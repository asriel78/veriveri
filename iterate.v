==> flow/design.v <==
`timescale 1ns/1ps
module iterate (
    input  wire        clk,
    input  wire        enable,
    input  wire        n_valid,
    input  wire        is_nan_in,
    input  wire        is_pinf_in,
    input  wire        is_ninf_in,
    input  wire        is_num,
    input  wire        sign_in,
    input  wire [10:0] mant_in,
    input  wire signed [6:0] exp_in,
    output reg         it_valid,
    output reg         result,
    output reg         sign_out,
    output reg signed [6:0] exp_out,
    output reg [10:0]  mant_out,
    output reg         is_nan_out,
    output reg         is_pinf_out,
    output reg         is_ninf_out
);
    localparam ITER_MAX = 11;
    reg active;
    reg [3:0] iter_left;
    reg [33:0] radicand;
    reg [22:0] remainder;
    reg [11:0] root;
    reg is_special;
    reg stored_is_nan;
    reg stored_is_pinf;
    reg stored_is_ninf;
    reg stored_sign;
    reg signed [6:0] stored_exp;
    reg [10:0] stored_mant;
    reg done;
    wire [22:0] trial_comb;
    wire [22:0] remainder_next;
    wire [11:0] root_next;
    assign trial_comb = {root[10:0], 2'b01};
    assign remainder_next = {remainder[20:0], radicand[33:32]};
    assign root_next = (remainder_next >= trial_comb) ? {root[10:0], 1'b1} : {root[10:0], 1'b0};
    reg [11:0] work_mant;
    reg signed [6:0] work_exp;
    wire is_zero;
    assign is_zero = (exp_in == -7'sd15) && (mant_in == 11'd0);
    initial begin
        active = 1'b0;
        it_valid = 1'b0;
        result = 1'b0;
        sign_out = 1'b0;
        exp_out = 7'sd0;
        mant_out = 11'd0;
        iter_left = 4'd0;
        radicand = 34'd0;
        remainder = 23'd0;
        root = 12'd0;
        is_special = 1'b0;
        stored_is_nan = 1'b0;
        stored_is_pinf = 1'b0;
        stored_is_ninf = 1'b0;
        stored_sign = 1'b0;
        stored_exp = 7'sd0;
        stored_mant = 11'd0;
        is_nan_out = 1'b0;
        is_pinf_out = 1'b0;
        is_ninf_out = 1'b0;
        done = 1'b0;
    end
    always @(posedge clk) begin
        if (!enable) begin
            active     <= 1'b0;
            it_valid   <= 1'b0;
            result     <= 1'b0;
            sign_out   <= 1'b0;
            exp_out    <= 7'sd0;
            mant_out   <= 11'd0;
            iter_left  <= 4'd0;
            radicand   <= 34'd0;
            remainder  <= 23'd0;
            root       <= 12'd0;
            is_special <= 1'b0;
            stored_is_nan  <= 1'b0;
            stored_is_pinf <= 1'b0;
            stored_is_ninf <= 1'b0;
            stored_sign    <= 1'b0;
            stored_exp     <= 7'sd0;
            stored_mant    <= 11'd0;
            is_nan_out  <= 1'b0;
            is_pinf_out <= 1'b0;
            is_ninf_out <= 1'b0;
            done <= 1'b0;
        end else begin
            if (done) begin
                it_valid <= 1'b1;
                result   <= 1'b1;
                is_nan_out  <= stored_is_nan;
                is_pinf_out <= stored_is_pinf;
                is_ninf_out <= stored_is_ninf;
                sign_out <= stored_sign;
                exp_out  <= stored_exp;
                mant_out <= stored_mant;
            end else begin
                it_valid <= 1'b0;
                result   <= 1'b0;
                if (n_valid && !active) begin
                    if (is_zero) begin
                        it_valid <= 1'b1;
                        result   <= 1'b1;
                        active   <= 1'b0;
                        is_special <= 1'b1;
                        done <= 1'b1;
                        stored_is_nan  <= 1'b0;
                        stored_is_pinf <= 1'b0;
                        stored_is_ninf <= 1'b0;
                        is_nan_out  <= 1'b0;
                        is_pinf_out <= 1'b0;
                        is_ninf_out <= 1'b0;
                        stored_sign <= sign_in;
                        stored_exp  <= -7'sd15;
                        stored_mant <= 11'd0;
                        sign_out <= sign_in; 
                        exp_out  <= -7'sd15;
                        mant_out <= 11'd0;
                    end
                    else if (!is_num || is_nan_in || is_pinf_in || is_ninf_in) begin
                        it_valid <= 1'b1;
                        result   <= 1'b1;
                        active   <= 1'b0;
                        is_special <= 1'b1;
                        done <= 1'b1;
                        stored_is_nan  <= is_nan_in;
                        stored_is_pinf <= is_pinf_in;
                        stored_is_ninf <= is_ninf_in;
                        is_nan_out  <= is_nan_in;
                        is_pinf_out <= is_pinf_in;
                        is_ninf_out <= is_ninf_in;
                        if (is_nan_in) begin
                            stored_sign <= 1'b1;
                            stored_exp  <= 7'sd16;
                            stored_mant <= 11'b10000000000;
                            sign_out <= 1'b1;
                            exp_out  <= 7'sd16;
                            mant_out <= 11'b10000000000;
                        end else if (is_pinf_in) begin
                            stored_sign <= 1'b0;
                            stored_exp  <= 7'sd16;
                            stored_mant <= 11'd0;
                            sign_out <= 1'b0;
                            exp_out  <= 7'sd16;
                            mant_out <= 11'd0;
                        end else if (is_ninf_in) begin
                            stored_sign <= 1'b1;
                            stored_exp  <= 7'sd16;
                            stored_mant <= 11'b10000000000;
                            stored_is_nan  <= 1'b1;
                            stored_is_pinf <= 1'b0;
                            stored_is_ninf <= 1'b0;
                            is_nan_out  <= 1'b1;
                            is_pinf_out <= 1'b0;
                            is_ninf_out <= 1'b0;
                            sign_out <= 1'b1;
                            exp_out  <= 7'sd16;
                            mant_out <= 11'b10000000000;
                        end else begin
                            stored_sign <= 1'b1;
                            stored_exp  <= 7'sd16;
                            stored_mant <= 11'b10000000000;
                            sign_out <= 1'b1;
                            exp_out  <= 7'sd16;
                            mant_out <= 11'b10000000000;
                        end
                    end 
                    else begin
                        is_special <= 1'b0;
                        stored_is_nan  <= 1'b0;
                        stored_is_pinf <= 1'b0;
                        stored_is_ninf <= 1'b0;
                        is_nan_out  <= 1'b0;
                        is_pinf_out <= 1'b0;
                        is_ninf_out <= 1'b0;
                        sign_out <= 1'b0;  
                        if (exp_in[0]) begin
                            work_mant = {mant_in, 1'b0}; 
                            work_exp  = exp_in - 7'sd1;  
                        end else begin
                            work_mant = mant_in;
                            work_exp  = exp_in;
                        end
                        exp_out <= {work_exp[6], work_exp[6:1]};
                        stored_exp <= {work_exp[6], work_exp[6:1]};
                        stored_sign <= 1'b0;
                        radicand  <= {work_mant, 22'd0};
                        remainder <= 23'd0;
                        root      <= 12'd0;
                        iter_left <= ITER_MAX;
                        active    <= 1'b1;
                    end
                end
                if (active) begin
                    radicand <= {radicand[31:0], 2'b00};
                    remainder <= (remainder_next >= trial_comb) ? 
                                 (remainder_next - trial_comb) : 
                                 remainder_next;
                    root      <= root_next;
                    it_valid <= 1'b1;
                    is_nan_out  <= 1'b0;
                    is_pinf_out <= 1'b0;
                    is_ninf_out <= 1'b0;
                    if (iter_left > 4'd1)
                        mant_out <= root_next[10:0] << (iter_left - 4'd1);
                    else
                        mant_out <= root_next[10:0];
                    if (iter_left == 4'd1) begin
                        result    <= 1'b1;
                        active    <= 1'b0;
                        iter_left <= 4'd0;
                        done <= 1'b1;
                        stored_mant <= root_next[10:0];
                        stored_is_nan  <= 1'b0;
                        stored_is_pinf <= 1'b0;
                        stored_is_ninf <= 1'b0;
                    end else begin
                        iter_left <= iter_left - 4'd1;
                    end
                end
            end
        end
    end
endmodule
Step by step through the tools: iterate
What the tools print for iterate, step after step. Lines are those of the file above, counted from 1. Operators carry their Yosys type and port widths (W data, S select, Z words). Cell names lack the library's common part. A cell with -- has no value.

Top module: iterate. Clock input: clk. Library: sky130hd. Corner: tt_025C_1v80.

Elaborated design
Counts by Yosys on the flattened word-level netlist (proc, flatten, opt, wreduce; memories kept). Register bits leave out memories and registers merged into their read ports (data or address). Print and check cells are left out. Cells with the same type and inputs are merged into one.

For cells after elaboration the number is 140. Flip-flop bits (word level): 118. For output and inout port bits the number is 24. Under input bits stands 26.

The entry for bitwise gates (word level) reads 1. The entry for shifts and indexed selects reads 1. For muxes and demuxes the number is 94. Order comparisons: 2. The figure for reduce/logical cells is 15. Under equality and inequality tests stands 4. For $add $sub $neg the number is 3.

Operators by type and width (number): $mux W11 (17); $mux W34 (4); $mux W21 (5); $mux W1 (57); $mux W7 (5); $ge A23 B13 Y1 (1); $sub A21 B13 Y21 (1); $mux W4 (5); $mux W12 (1); $shl A11 B4 Y11 (1); $logic_not A11 Y1 (1); $sub A7 B2 Y7 const B (1); $eq A7 B5 Y1 const B (1); $ne A2 B2 Y1 const B (2); $reduce_and A2 Y1 (2); $reduce_bool A2 Y1 (2); $sub A4 B1 Y4 const B (1); $gt A4 B1 Y1 const B (1); $eq A4 B1 Y1 const B (1); $reduce_and A4 Y1 (1); $reduce_bool A4 Y1 (1); $logic_or A1 B1 Y1 (3); $reduce_bool A3 Y1 (1); $logic_and A1 B1 Y1 (2); $logic_not A1 Y1 (2); $not A1 Y1 (1).

Longest topological paths
Depth = most cells in a row (Yosys ltp): at word level without a register or memory, in the mapped netlist without a sequential cell, where the memories' decode and read muxes count.

The entry for depth in word-level cells reads 10. The figure for ABC_AREA is 0. The entry for mapped depth reads 11. For gate-level depth less buffers the number is 8.

Netlist
Yosys stat after the flow's synthesis: flattened, memories mapped to cells. It holds for the ABC_AREA given above (unset counts as 0); a run with the other value may have another netlist.

Flip-flop cells: 94. Under sequential part of the area stands 1881.8 um^2. For buffers the number is 42. Under cell count stands 680. The figure for chip area (Yosys) is 5396.4 um^2.

Cells by type: dfxtp_1 (number 94, total area 1.88E+03 um^2); nor2_1 (number 94, total area 352.838 um^2); a21oi_1 (number 59, total area 295.283 um^2); nand2_1 (number 66, total area 247.738 um^2); o21ai_0 (number 41, total area 205.197 um^2); ha_1 (number 15, total area 187.68 um^2); mux2i_1 (number 16, total area 160.154 um^2); a22oi_1 (number 19, total area 142.637 um^2); mux4_2 (number 6, total area 135.13 um^2); clkbuf_1 (number 33, total area 123.869 um^2); nand3_1 (number 21, total area 105.101 um^2); a22o_1 (number 11, total area 96.342 um^2); a32oi_1 (number 10, total area 87.584 um^2); a211oi_1 (number 11, total area 82.579 um^2); inv_1 (number 22, total area 82.579 um^2); o211ai_1 (number 8, total area 60.058 um^2); nor3_1 (number 11, total area 55.053 um^2); xor2_1 (number 6, total area 52.55 um^2).

Not listed: further types 50, cells in them 137.

Worst setup path after synthesis
OpenSTA on the mapped netlist: ideal clock, no wires. The path of least setup slack (recovery checks aside). Input and output delay are each 20% of the period. Register names are those of the netlist, which keeps one name where synthesis merged equal registers.

Path kind: register -> register. Start point: register iter_left[0]. End point: register mant_out[8]. The entry for buffers on the path reads 4. The entry for stages on the path reads 12. For data required time the number is 2.536 ns. The figure for slack is -0.039 ns. Under time at the first pin stands 0.000 ns. The figure for library setup time is 0.134 ns. The entry for clock period reads 2.67 ns. The figure for arrival is 2.575 ns. Delay of the path: 2.709 ns. The figure for synthesis period reached is 2.709 ns.

"delay of the path" is the arrival time less input delay plus setup time. "stages on the path": output pins that drive a net of the path, with the launching flip-flop's if there is one; two outputs of one cell count as two. "synthesis period reached" is the clock period less the worst setup slack; recovery checks do not enter. This is arithmetic on one report: input and output delays are still those of the set period (20% each). The rows between start and end are the longest chain of elaborated cells between them; the timing report does not say that the signal goes this way. Where chains are equally long, one stands for them. A line is the first line of the expression or statement that the cell stems from. Yosys adds cells for indexed reads and writes and turns some case tables into memories. A register here has more assigning lines than the two given.

Cell sequence: dfxtp_1 -> buf_2 -> clkbuf_1 -> inv_1 -> ha_1 -> clkbuf_1 -> clkbuf_1 -> mux4_2 -> a2bb2oi_1 -> o21ai_0 -> a31oi_1 -> o22ai_1. The entry for cells in the longest elaborated chain reads 5. For elaborated cells between the ends (all ways) the number is 6. Classes of those cells: add/sub: 1; compare: 1; shift: 1; mux: 3.

RTL lines, path post-synthesis: start, declared (line 24) `reg [3:0] iter_left;`; start, assigned (line 77) `iter_left  <= 4'd0;`; start, assigned (line 223) `iter_left <= iter_left - 4'd1;`; $sub A4 B1 Y4 (line 210) `mant_out <= root_next[10:0] << (iter_left - 4'd1);`; $shl A11 B4 Y11 (line 210); $mux W11 (line 209) `if (iter_left > 4'd1)`; $mux W11 (line 199) `if (active) begin`; $mux W11 (line 93) `if (done) begin`; end, assigned (line 101) `mant_out <= stored_mant;`; end, assigned (line 210); end, declared (line 17) `output reg [10:0]  mant_out,`.

Path in the finished layout
Path of least setup slack in the final report of job 1 (OpenROAD, finished layout, wires in). Where an end is a register, its clock arrival counts in the times.

Path kind: register -> register. Start point: register root[3]. End point: register remainder[20]. The figure for library setup time is 0.11 ns. The figure for arrival is 3.29 ns. The entry for stages on the path reads 9. The entry for clock period reads 3.95 ns. Under time at the first pin stands 0.35 ns. The figure for slack is 0.91 ns. For data required time the number is 4.19 ns. The entry for buffers on the path reads 0.

The rows between start and end are the longest chain of elaborated cells between them; the timing report does not say that the signal goes this way. Where chains are equally long, one stands for them. A register here has more assigning lines than the two given.

Cell sequence: dfxtp_1 -> inv_1 -> ha_1 -> nand4_1 -> a211oi_1 -> o21ai_1 -> or2_2 -> and4_1 -> a221o_1. The entry for cells in the longest elaborated chain reads 3. For elaborated cells between the ends (all ways) the number is 4. Classes of those cells: add/sub: 1; compare: 1; mux: 2.

RTL lines, path after layout: start, declared (line 27) `reg [11:0] root;`; start, assigned (line 80) `root       <= 12'd0;`; start, assigned (line 204) `root      <= root_next;`; $sub A21 B13 Y21 (line 202) `(remainder_next - trial_comb) :`; $mux W21 (line 201) `remainder <= (remainder_next >= trial_comb) ?`; $mux W21 (line 199) `if (active) begin`; end, assigned (line 193) `remainder <= 23'd0;`; end, assigned (line 201); end, declared (line 26) `reg [22:0] remainder;`.

Hand-over note for iterate

Settings and measured results of 2 stored flow runs for module iterate (sky130hd), not sorted in any way. The constraints put input and output delay at 20% of the set period each and load the outputs with 0.01 pF. "period achieved" means the clock period less the worst setup slack. The figure is calculated, with input and output delays left at 20% of the set period. By "power consumption" is meant OpenSTA's value without simulated activity: inputs other than the clock are taken to toggle once in ten clock periods, and the tool carries that through the logic.

Job 1 has these settings: period_ns 3.95; CORE_UTILIZATION 17; PLACE_DENSITY_LB_ADDON 0.07; CORE_MARGIN 2; CELL_PAD_IN_SITES_GLOBAL_PLACEMENT 0; GPL_TIMING_DRIVEN 1; GPL_ROUTABILITY_DRIVEN 0; CAP_MARGIN 20; SLEW_MARGIN 35; MAX_ROUTING_LAYER met4. For the final design utilization the run shows 21.4 %. The total negative slack reads 0.000 ns. For the post-route worst hold slack the run shows 0.458 ns. The power consumption is 2.279 mW. The period achieved stands at 3.045 ns. The standard-cell area of the final layout stands at 6718.9 um^2. The smallest setup slack comes to 0.905 ns. The measured die area is 33184.1 um^2. The post-synthesis cell area comes to 5396.4 um^2.

Job 2 has these settings: period_ns 2.94; CORE_UTILIZATION 39; CAP_MARGIN 20; CORE_MARGIN 2; SLEW_MARGIN 20. For the final design utilization the run shows 50.1 %. The total negative slack reads 0.000 ns. For the post-route worst hold slack the run shows 0.454 ns. The power consumption is 3.126 mW. The period achieved stands at 2.615 ns. The standard-cell area of the final layout stands at 6710.2 um^2. The smallest setup slack comes to 0.325 ns. The measured die area is 14793.9 um^2. The post-synthesis cell area comes to 5396.4 um^2.

End of note.
