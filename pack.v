==> flow/design.v <==
`timescale 1ns/1ps
module pack (
    input  wire        clk,
    input  wire        enable,
    input  wire        it_valid,
    input  wire        sign_in,
    input  wire signed [6:0] exp_in,
    input  wire [10:0] mant_in,
    input  wire        is_nan_in,
    input  wire        is_pinf_in,
    input  wire        is_ninf_in,
    input  wire        result_in,
    output reg         p_valid,
    output reg         result_out,
    output reg [15:0]  out_data,
    output reg         is_nan_out,
    output reg         is_pinf_out,
    output reg         is_ninf_out
);
    localparam signed [6:0] BIAS = 15;
    reg signed [6:0] e_biased;
    reg [9:0] frac10;
    reg [10:0] shifted;
    reg [4:0] shift_amt;
    initial begin
        p_valid = 1'b0;
        result_out = 1'b0;
        out_data = 16'h0000;
        is_nan_out = 1'b0;
        is_pinf_out = 1'b0;
        is_ninf_out = 1'b0;
    end
    always @(posedge clk) begin
        if (!enable) begin
            p_valid     <= 1'b0;
            result_out  <= 1'b0;
            out_data    <= 16'h0000;
            is_nan_out  <= 1'b0;
            is_pinf_out <= 1'b0;
            is_ninf_out <= 1'b0;
        end else begin
            p_valid <= 1'b0;
            if (it_valid) begin
                result_out <= result_in;
                is_nan_out  <= is_nan_in;
                is_pinf_out <= is_pinf_in;
                is_ninf_out <= is_ninf_in;
                if (is_nan_in) begin
                    out_data <= {1'b1, 5'b11111, 10'b1000000000};
                end
                else if (is_pinf_in) begin
                    out_data <= 16'h7C00; 
                end
                else if (is_ninf_in) begin
                    out_data <= 16'hFE00;  
                end
                else begin
                    e_biased = exp_in + BIAS;
                    if (exp_in == -7'sd15 && mant_in == 11'd0) begin
                        out_data <= {sign_in, 5'b00000, 10'b0000000000};
                    end
                    else if (e_biased <= 0) begin
                        shift_amt = 1 - e_biased;
                        if (shift_amt >= 12)
                            frac10 = 10'b0;
                        else begin
                            shifted = mant_in >> shift_amt;
                            frac10 = shifted[9:0];
                        end
                        out_data <= {sign_in, 5'b00000, frac10};
                    end
                    else begin
                        frac10 = mant_in[9:0];
                        out_data <= {sign_in, e_biased[4:0], frac10};
                    end
                end
                p_valid <= 1'b1;
            end
        end
    end
endmodule
* Tool chain data of pack
Tool output for the design above, in the order of the flow.
Lines are those of the file above, counted from 1.
Not given: -
- Design top :: pack
- Clock input :: clk
- Cell library :: sky130hd
- Library corner :: tt_025C_1v80

* Word-level counts
Yosys after proc, flatten, opt, wreduce and memory -nomap, before mapping. Enables and synchronous resets that opt folds into registers are not counted as muxes. Memory bits, and registers merged into a memory's read port (data or address), are not among the register bits. Print and check cells are not counted. Equal cells are merged and count once.
- Reduce/logical cells :: 2
- Shift operators :: 1
- Order comparisons :: 2
- Mux-type cells :: 7
- Eq/ne operators :: 1
- Add/sub/neg operators :: 2
** Operators with widths (count)
- 16-bit two-way mux :: 3
- 15-bit two-way mux :: 2
- 11-bit by 5-bit >> shifter with 10-bit output :: 1
- 11-bit logical NOT :: 1
- 10-bit two-way mux :: 1
- 7-bit by 1-bit less-or-equal comparator with 1-bit output with constant B :: 1
- 7-bit by 5-bit adder with 7-bit output with constant B :: 1
- 7-bit by 5-bit equality test with 1-bit output with constant B :: 1
- 2-bit by 5-bit subtractor with 5-bit output with constant A :: 1
- 5-bit by 4-bit greater-or-equal comparator with 1-bit output with constant B :: 1
- 1-bit logical AND :: 1
- 1-bit two-way mux :: 1
- Elaborated cells :: 21
- Flip-flop bits (word level) :: 21
- Output and inout port bits :: 21

* Depth
Yosys ltp: most cells in a row. Word level: on the elaborated netlist, between registers, memories and ports. Mapped: between sequential cells and ports; inverters and the memories' decode and read muxes count.
- Depth after elaboration :: 9
- ABC_AREA :: 0
- Gate-level depth with buffers :: 11
- Depth with buffers taken out :: 10

* Netlist
Source: synth_stat.txt of the flow (Yosys; design flattened, memories mapped). It holds for the ABC_AREA given above (unset counts as 0); a run with the other value may have another netlist.
- Area of sequential cells :: 420.4 um2
- Mapped area :: 1702.9 um2
- Standard cells after synthesis :: 187
- Flip-flop cells :: 21
- Buffer cells :: 10
** Cell types
- sky130_fd_sc_hd__dfxtp_1 :: count 21, area in all 420.403 um2
- sky130_fd_sc_hd__mux2i_1 :: count 17, area in all 170.163 um2
- sky130_fd_sc_hd__mux2_2 :: count 10, area in all 112.608 um2
- sky130_fd_sc_hd__ha_1 :: count 5, area in all 62.56 um2
- sky130_fd_sc_hd__o21ai_0 :: count 9, area in all 45.043 um2
- sky130_fd_sc_hd__a211o_1 :: count 5, area in all 43.792 um2
- sky130_fd_sc_hd__nor2b_1 :: count 7, area in all 43.792 um2
- sky130_fd_sc_hd__and2_1 :: count 6, area in all 37.536 um2
- sky130_fd_sc_hd__nor4b_1 :: count 4, area in all 35.034 um2
- sky130_fd_sc_hd__buf_6 :: count 3, area in all 33.782 um2
- sky130_fd_sc_hd__nand2_1 :: count 9, area in all 33.782 um2
- sky130_fd_sc_hd__nor2_1 :: count 9, area in all 33.782 um2
- sky130_fd_sc_hd__xnor2_2 :: count 2, area in all 32.531 um2
- sky130_fd_sc_hd__nor4_1 :: count 5, area in all 31.28 um2
- sky130_fd_sc_hd__a221o_1 :: count 3, area in all 30.029 um2
- sky130_fd_sc_hd__nor3_1 :: count 6, area in all 30.029 um2
- sky130_fd_sc_hd__inv_1 :: count 7, area in all 26.275 um2
- sky130_fd_sc_hd__nand4_1 :: count 4, area in all 25.024 um2
Not listed: further types 38, cells in them 55.

* Timing after synthesis
OpenSTA on the mapped netlist: ideal clock, no wires. The path of least setup slack (recovery checks aside). Input and output delay are each 20% of the period. Register names are those of the netlist, which keeps one name where synthesis merged equal registers.
- Kind :: input -> register
- From :: in exp_in[0]
- To :: reg out_data[0]
- Data arrival time :: 2.966 ns
- Path delay :: 2.424 ns
- Time at the first pin :: 0.664 ns
- Stages :: 10
- Library setup time :: 0.122 ns
- Clock period :: 3.32 ns
- Path slack :: 0.232 ns
- Period reached after synthesis :: 3.088 ns
"path delay" = arrival - input delay + setup time.
"stages": output pins that drive a net of the path, with the launching flip-flop's if there is one; two outputs of one cell count as two.
"period reached after synthesis" = period - worst setup slack (recovery checks aside). The figure is calculated, with input and output delays left at 20% of the set period.
Between the ends stands the longest chain of elaborated cells between them, by number of cells; it is not shown to be the way that was timed. Of several equally long chains one is given.
A line is the first line of the expression or statement that the cell stems from. Yosys adds cells for indexed reads and writes and turns some case tables into memories.
A register here has more assigning lines than the two given.
- Path through :: sky130_fd_sc_hd__buf_2 sky130_fd_sc_hd__inv_2 sky130_fd_sc_hd__ha_1 sky130_fd_sc_hd__xor2_1 sky130_fd_sc_hd__inv_1 sky130_fd_sc_hd__ha_1 sky130_fd_sc_hd__xnor3_2 sky130_fd_sc_hd__a211o_1 sky130_fd_sc_hd__a31o_1 sky130_fd_sc_hd__a221o_1
- Cells in the longest elaborated chain :: 9
** RTL lines, path post-synthesis
- start, declared :: line 7 : input  wire signed [6:0] exp_in,
- 7-bit by 5-bit adder with 7-bit output :: line 58 : e_biased = exp_in + BIAS;
- 2-bit by 5-bit subtractor with 5-bit output :: line 63 : shift_amt = 1 - e_biased;
- 5-bit by 4-bit greater-or-equal comparator with 1-bit output :: line 64 : if (shift_amt >= 12)
- 10-bit two-way mux :: line 64
- 15-bit two-way mux :: line 62 : else if (e_biased <= 0) begin
- 15-bit two-way mux :: line 59 : if (exp_in == -7'sd15 && mant_in == 11'd0) begin
- 16-bit two-way mux :: line 54 : else if (is_ninf_in) begin
- 16-bit two-way mux :: line 51 : else if (is_pinf_in) begin
- 16-bit two-way mux :: line 48 : if (is_nan_in) begin
- end, assigned :: line 49 : out_data <= {1'b1, 5'b11111, 10'b1000000000};
- end, assigned :: line 60 : out_data <= {sign_in, 5'b00000, 10'b0000000000};
- end, declared :: line 15 : output reg [15:0]  out_data,

* Worst path after layout
Path of least setup slack in the final report of entry A (OpenROAD, finished layout, wires in). Where an end is a register, its clock arrival counts in the times.
- Kind :: input -> register
- From :: in exp_in[1]
- To :: reg out_data[0]
- Stages :: 10
- Time at the first pin :: 0.72 ns
- Data arrival time :: 3.45 ns
- Library setup time :: 0.10 ns
- Path slack :: 0.37 ns
- Clock period :: 3.62 ns
Between the ends stands the longest chain of elaborated cells between them, by number of cells; it is not shown to be the way that was timed. Of several equally long chains one is given.
A register here has more assigning lines than the two given.
- Path through :: sky130_fd_sc_hd__clkdlybuf4s50_1 sky130_fd_sc_hd__inv_1 sky130_fd_sc_hd__ha_1 sky130_fd_sc_hd__xor2_1 sky130_fd_sc_hd__inv_1 sky130_fd_sc_hd__ha_1 sky130_fd_sc_hd__xnor3_2 sky130_fd_sc_hd__a211o_1 sky130_fd_sc_hd__a31o_1 sky130_fd_sc_hd__a221o_1
- Cells in the longest elaborated chain :: 9
** RTL lines, path post-layout
- start, declared :: line 7 : input  wire signed [6:0] exp_in,
- 7-bit by 5-bit adder with 7-bit output :: line 58 : e_biased = exp_in + BIAS;
- 2-bit by 5-bit subtractor with 5-bit output :: line 63 : shift_amt = 1 - e_biased;
- 5-bit by 4-bit greater-or-equal comparator with 1-bit output :: line 64 : if (shift_amt >= 12)
- 10-bit two-way mux :: line 64
- 15-bit two-way mux :: line 62 : else if (e_biased <= 0) begin
- 15-bit two-way mux :: line 59 : if (exp_in == -7'sd15 && mant_in == 11'd0) begin
- 16-bit two-way mux :: line 54 : else if (is_ninf_in) begin
- 16-bit two-way mux :: line 51 : else if (is_pinf_in) begin
- 16-bit two-way mux :: line 48 : if (is_nan_in) begin
- end, assigned :: line 49 : out_data <= {1'b1, 5'b11111, 10'b1000000000};
- end, assigned :: line 60 : out_data <= {sign_in, 5'b00000, 10'b0000000000};
- end, declared :: line 15 : output reg [15:0]  out_data,

# Flow runs of pack

Measured results for pack: 2 stored runs of the Yosys and OpenROAD flow on sky130hd. The settings differ; the order carries no meaning. The constraints put input and output delay at 20% of the set period each and load the outputs with 0.01 pF.
"period achieved": clock period set for the run, less the worst setup slack. It is reckoned from that one timing run; input and output delays stay at 20% of the period that was set.
"power": no workload was simulated; the value follows from the tool's default switching activity.

* Entry A
** Files
==> flow/run.sh <==
#!/bin/bash
# the make line also repeats the synthesis and layout settings of config.mk as NAME=value (left out here)
make -C /OpenROAD-flow-scripts/flow DESIGN_CONFIG=/design/flow/config.mk WORK_HOME=/design/flow/orfs CLKGATE_MAP_FILE= finish
==> flow/config.mk <==
export PLATFORM = sky130hd
export DESIGN_NAME = pack
export DESIGN_NICKNAME = pack
export VERILOG_FILES = /design/flow/design.v
export SDC_FILE = /design/flow/constraint.sdc
export NUM_CORES = 4
export LEC_CHECK = 0
export CAP_MARGIN = 20
export CORE_MARGIN = 2
export CORE_UTILIZATION = 47
export SLEW_MARGIN = 20
==> flow/constraint.sdc <==
create_clock -name core_clock -period 3.62 [get_ports {clk}]
set_input_delay 0.7240 -clock core_clock [delete_from_list [all_inputs] [get_ports {clk}]]
set_output_delay 0.7240 -clock core_clock [all_outputs]
set_load 0.01 [all_outputs]
** Results
- Synthesized cell area :: 1702.9 um2
- Total die area :: 4120.4 um2
- Utilization of the finished layout :: 65.6%
- Lowest setup slack :: 0.370 ns
- Worst hold slack in the final report :: 0.495 ns
- Power :: 0.00061 W
- Period achieved :: 3.250 ns

* Entry B
** Files
==> flow/run.sh <==
#!/bin/bash
# the make line also repeats the synthesis and layout settings of config.mk as NAME=value (left out here)
make -C /OpenROAD-flow-scripts/flow DESIGN_CONFIG=/design/flow/config.mk WORK_HOME=/design/flow/orfs CLKGATE_MAP_FILE= finish
==> flow/config.mk <==
export PLATFORM = sky130hd
export DESIGN_NAME = pack
export DESIGN_NICKNAME = pack
export VERILOG_FILES = /design/flow/design.v
export SDC_FILE = /design/flow/constraint.sdc
export NUM_CORES = 4
export LEC_CHECK = 0
export CAP_MARGIN = 20
export CELL_PAD_IN_SITES_GLOBAL_PLACEMENT = 1
export CORE_MARGIN = 2
export CORE_UTILIZATION = 53
export GPL_ROUTABILITY_DRIVEN = 1
export MAX_ROUTING_LAYER = met4
export MIN_ROUTING_LAYER = met2
export PLACE_DENSITY = 0.63
export SETUP_SLACK_MARGIN = -0.26
export SLEW_MARGIN = 20
export TNS_END_PERCENT = 20
==> flow/constraint.sdc <==
create_clock -name core_clock -period 3.3 [get_ports {clk}]
set_input_delay 0.6600 -clock core_clock [delete_from_list [all_inputs] [get_ports {clk}]]
set_output_delay 0.6600 -clock core_clock [all_outputs]
set_load 0.01 [all_outputs]
** Results
- Synthesized cell area :: 1702.9 um2
- Total die area :: 3682.7 um2
- Utilization of the finished layout :: 76.0%
- Lowest setup slack :: 0.344 ns
- Worst hold slack in the final report :: 0.499 ns
- Power :: 0.0007089 W
- Period achieved :: 2.956 ns
