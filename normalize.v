==> flow/design.v <==
`timescale 1ns/1ps
module normalize (
    input  wire        clk,
    input  wire        enable,
    input  wire        s_valid,
    input  wire        sign_in,
    input  wire [4:0]  exp_in,
    input  wire [9:0]  mant_in,
    input  wire        is_normal_in,
    input  wire        is_subnormal_in,
    input  wire        is_nan_in,
    input  wire        is_pinf_in,
    input  wire        is_ninf_in,
    output reg         n_valid,
    output reg         is_num,
    output reg         is_nan,
    output reg         is_pinf,
    output reg         is_ninf,
    output reg         sign_out,
    output reg signed [6:0] exp_out,
    output reg  [10:0] mant_out
);
    localparam signed [6:0] BIAS = 7'd15;
    wire [3:0] clz_comb;
    assign clz_comb =
        mant_in[9] ? 4'd0 :
        mant_in[8] ? 4'd1 :
        mant_in[7] ? 4'd2 :
        mant_in[6] ? 4'd3 :
        mant_in[5] ? 4'd4 :
        mant_in[4] ? 4'd5 :
        mant_in[3] ? 4'd6 :
        mant_in[2] ? 4'd7 :
        mant_in[1] ? 4'd8 :
        mant_in[0] ? 4'd9 : 4'd10;
    reg [10:0] tmp_m;
    reg signed [6:0] tmp_exp;
    wire is_zero;
    assign is_zero = (exp_in == 5'd0) && (mant_in == 10'd0);
    always @(posedge clk) begin
        if (!enable) begin
            n_valid   <= 1'b0;
            is_num    <= 1'b0;
            is_nan    <= 1'b0;
            is_pinf   <= 1'b0;
            is_ninf   <= 1'b0;
            sign_out  <= 1'b0;
            exp_out   <= 7'sd0;
            mant_out  <= 11'd0;
        end else begin
            n_valid <= 1'b0;
            if (s_valid) begin
                if (is_zero) begin
                    is_num   <= 1'b1;
                    is_nan   <= 1'b0;
                    is_pinf  <= 1'b0;
                    is_ninf  <= 1'b0;
                    sign_out <= sign_in;  
                    exp_out  <= -7'sd15; 
                    mant_out <= 11'd0;
                end
                else if (is_normal_in) begin
                    is_num   <= 1'b1;
                    is_nan   <= 1'b0;
                    is_pinf  <= 1'b0;
                    is_ninf  <= 1'b0;
                    sign_out <= sign_in;
                    mant_out <= {1'b1, mant_in};  
                    exp_out  <= $signed({2'b00, exp_in}) - BIAS;
                end 
                else if (is_subnormal_in) begin
                    is_num   <= 1'b1;
                    is_nan   <= 1'b0;
                    is_pinf  <= 1'b0;
                    is_ninf  <= 1'b0;
                    sign_out <= sign_in;
                    tmp_m   = ({1'b0, mant_in} << (clz_comb + 1));
                    tmp_exp = $signed(7'sd0) - BIAS - $signed({3'b000, clz_comb});
                    mant_out <= tmp_m;
                    exp_out  <= tmp_exp;
                end 
                else begin
                    is_num   <= 1'b0;
                    is_nan   <= is_nan_in;
                    is_pinf  <= is_pinf_in;
                    is_ninf  <= is_ninf_in;
                    sign_out <= sign_in;
                    mant_out <= {1'b0, mant_in};
                    exp_out  <= $signed({2'b00, exp_in}) - BIAS;
                end
                n_valid <= 1'b1;
            end
        end
    end
endmodule
Tool chain data of normalize
The steps from the RTL of normalize to its reports follow in flow order.
Line numbers count from 1 in the design file above.
Operators carry their Yosys type and port widths (W data, S select, Z words).
Cell names lack the library's common part.
{ "setup": {"top": "normalize", "clock_port": "clk", "library": "sky130hd", "pvt_corner": "tt_025C_1v80"} }

Elaborated design
Source: Yosys, flattened and elaborated, memories not mapped. Widths are those after wreduce; folded enables and synchronous resets count as part of the registers. Registers that Yosys merges into a memory's read port (data or address) are not register bits. Print and check cells do not count. Equal cells are merged and count once.
{ "word_totals": {"elab_cells": 44, "input_bits": 24, "reg_bits": 24, "output_inout_bits": 24} }
{ "op_classes": {"muxes": 29, "n_shift": 1, "reduce_and_logical": 3, "add_sub_neg": 3} }
{ "ops": {"columns": ["operator", "count"], "rows": [
  ["$mux W11", 3],
  ["$mux W4", 8],
  ["$mux W7", 3],
  ["$mux W1", 13],
  ["$shl A10 B5 Y11", 1],
  ["$logic_not A10 Y1", 1],
  ["$sub A5 B4 Y6 const B", 1],
  ["$sub A5 B5 Y6 const A", 1],
  ["$add A4 B1 Y5 const B", 1],
  ["$logic_not A5 Y1", 1],
  ["$mux W2", 2],
  ["$logic_and A1 B1 Y1", 1]
]} }

Logic depth
Depth = most cells in a row (Yosys ltp): at word level without a register or memory, in the mapped netlist without a sequential cell, where the memories' decode and read muxes count.
{ "depth": {"word_depth": 15, "abc_area": 0, "mapped_depth": 12, "depth_no_buf": 10} }

Mapped cells and area
Source: synth_stat.txt of the flow (Yosys; design flattened, memories mapped). It holds for the ABC_AREA given above (unset counts as 0); a run with the other value may have another netlist.
The area totals of this step are shown rounded.
{ "synth_totals": {"seq_area_um2": 460.4, "stdcells": 207, "buf_cells": 11, "ffs": 23, "yosys_area_um2": 1725} }
{ "by_type": {"columns": ["cell", "count", "area_total_um2"], "rows": [
  ["dfxtp_1", 23, 460.442],
  ["a21oi_1", 21, 105.101],
  ["mux2i_1", 9, 90.086],
  ["nor2_1", 21, 78.826],
  ["nor2b_1", 12, 75.072],
  ["ha_1", 5, 62.56],
  ["o21ai_0", 11, 55.053],
  ["xnor2_4", 2, 55.053],
  ["nand2b_1", 8, 50.048],
  ["nor4_4", 2, 42.541],
  ["nand2_1", 10, 37.536],
  ["o221a_2", 3, 33.782],
  ["inv_1", 8, 30.029],
  ["a22o_1", 3, 26.275],
  ["clkbuf_1", 7, 26.275],
  ["xnor2_1", 3, 26.275],
  ["nand3_1", 5, 25.024],
  ["nand4_1", 4, 25.024]
]} }
Other cell types: 38; their cells: 50.

Worst setup path after synthesis
Path of least setup slack by OpenSTA after synthesis, without wires, with an ideal clock, recovery checks aside; 20% of the period is set as input and as output delay. Where synthesis merged equal registers, the netlist keeps one of their names.
{ "synth_path": {"path_type": "input port to flip-flop", "from": "input port mant_in[9]", "to": "register mant_out[9]", "n_path_buf": 3, "tclk_ns": 2.87, "path_delay_ns": 2.145, "slack_ns": 0.151, "arrival_ns": 2.600, "setup_time_ns": 0.119, "in_delay_ns": 0.574, "launch_ns": 0.574, "required_time_ns": 2.751, "stages": 11, "period_less_setup_slack_ns": 2.719} }
"path_delay_ns" is the arrival time less input delay plus setup time.
"stages": output pins that drive a net of the path, with the launching flip-flop's if there is one; two outputs of one cell count as two.
"period_less_setup_slack_ns" = period - worst setup slack (recovery checks aside). The figure is calculated, with input and output delays left at 20% of the set period.
The rows between start and end are the longest chain of elaborated cells between them; the timing report does not say that the signal goes this way. Where chains are equally long, one stands for them.
Each line given opens the expression or statement behind the cell; cells for indexed reads and writes are added by Yosys, which also makes memories of some case tables.
At most two assigning lines are given for a register; there are more.
{ "synth_via": {"path_cell_list": "buf_4 > nand2b_1 > nand2b_1 > o21ai_2 > clkinv_2 > ha_1 > clkbuf_1 > clkbuf_1 > o221ai_1 > a211oi_1 > o21ai_1", "elab_chain_len": 6, "cone_cells": 8, "cone_lines": 6, "cone_classes": "add/sub: 1; shift: 1; mux: 4; reduce/logical: 2"} }
{ "synth_lines": {"columns": ["item", "line_no", "rtl"], "rows": [
  ["start: declaration", 8, "input  wire [9:0]  mant_in,"],
  ["$mux W4", 26, "mant_in[9] ? 4'd0 :"],
  ["$add A4 B1 Y5", 77, "tmp_m   = ({1'b0, mant_in} << (clz_comb + 1));"],
  ["$shl A10 B5 Y11", 77, null],
  ["$mux W11", 71, "else if (is_subnormal_in) begin"],
  ["$mux W11", 62, "else if (is_normal_in) begin"],
  ["$mux W11", 53, "if (is_zero) begin"],
  ["end: assignment", 68, "mant_out <= {1'b1, mant_in};"],
  ["end: assignment", 79, "mant_out <= tmp_m;"],
  ["end: declaration", 21, "output reg  [10:0] mant_out"]
]} }

Timing after layout
From the final timing report of record 1: the path of least setup slack in the routed layout; clock arrival at registers is part of the times.
{ "layout_path": {"path_type": "input port to flip-flop", "from": "input port mant_in[7]", "to": "register mant_out[5]", "slack_ns": 0.12, "in_delay_ns": 0.57, "launch_ns": 0.57, "n_path_buf": 2, "arrival_ns": 2.94, "required_time_ns": 3.05, "stages": 10, "setup_time_ns": 0.06, "tclk_ns": 2.85} }
The rows between start and end are the longest chain of elaborated cells between them; the timing report does not say that the signal goes this way. Where chains are equally long, one stands for them.
At most two assigning lines are given for a register; there are more.
{ "layout_via": {"path_cell_list": "clkdlybuf4s50_1 > nor4_4 > and2b_4 > ha_2 > o211ai_1 > xor2_2 > buf_12 > nor3_4 > o21ai_1 > a21oi_1", "elab_chain_len": 8, "cone_cells": 10, "cone_lines": 8, "cone_classes": "add/sub: 1; shift: 1; mux: 6; reduce/logical: 2"} }
{ "layout_lines": {"columns": ["item", "line_no", "rtl"], "rows": [
  ["start: declaration", 8, "input  wire [9:0]  mant_in,"],
  ["$mux W4", 28, "mant_in[7] ? 4'd2 :"],
  ["$mux W4", 27, "mant_in[8] ? 4'd1 :"],
  ["$mux W4", 26, "mant_in[9] ? 4'd0 :"],
  ["$add A4 B1 Y5", 77, "tmp_m   = ({1'b0, mant_in} << (clz_comb + 1));"],
  ["$shl A10 B5 Y11", 77, null],
  ["$mux W11", 71, "else if (is_subnormal_in) begin"],
  ["$mux W11", 62, "else if (is_normal_in) begin"],
  ["$mux W11", 53, "if (is_zero) begin"],
  ["end: assignment", 68, "mant_out <= {1'b1, mant_in};"],
  ["end: assignment", 79, "mant_out <= tmp_m;"],
  ["end: declaration", 21, "output reg  [10:0] mant_out"]
]} }

## Implementation results

Design normalize on sky130hd. What follows are 2 stored runs of the flow, each under its own settings; their order means nothing. The constraints put input and output delay at 20% of the set period each and load the outputs with 0.01 pF.
By "timing.achieved_period_ns" is meant the clock period of the run minus its worst setup slack. This is arithmetic on one report: input and output delays are still those of the set period (20% each).
"timing.worst_path_ns": the worst setup path's part of the clock period (all of it between registers, 20% less for each end at a port) less its slack. A launch clock that arrives late makes it longer, a capture clock that arrives late makes it shorter.
"power_uw" is the tool's figure for a default switching activity; nothing was simulated.
The measured numbers are rounded.
[
  {
    "run": "record 1",
    "settings": { "period_ns": 2.85, "CORE_UTILIZATION": 29, "PLACE_DENSITY_LB_ADDON": 0.21, "CORE_ASPECT_RATIO": 0.98, "CORE_MARGIN": 8, "CELL_PAD_IN_SITES_DETAIL_PLACEMENT": 1, "MIN_ROUTING_LAYER": "met2", "CAP_MARGIN": 20, "SLEW_MARGIN": 20 },
    "results": { "synthArea_um2": 1725, "die_um2": 8674, "stdcell_area_um2": 2786, "fin_util_pct": 47.3, "worstSetupSlack_ns": 0.116, "tns_ns": 0.000, "timing.hold.ws_ns": 0.473, "power_uw": 949.6, "timing.achieved_period_ns": 2.734, "timing.worst_path_ns": 2.16, "timing.worst_path_kind": "input port to flip-flop" }
  },
  {
    "run": "record 2",
    "settings": { "period_ns": 3.23, "CAP_MARGIN": 20, "CORE_MARGIN": 2, "CORE_UTILIZATION": 40, "SLEW_MARGIN": 20 },
    "results": { "synthArea_um2": 1725, "die_um2": 4855, "stdcell_area_um2": 2512, "fin_util_pct": 61.5, "worstSetupSlack_ns": 0.154, "tns_ns": 0.000, "timing.hold.ws_ns": 0.477, "power_uw": 782.7, "timing.achieved_period_ns": 3.076, "timing.worst_path_ns": 2.43, "timing.worst_path_kind": "input port to flip-flop" }
  }
]
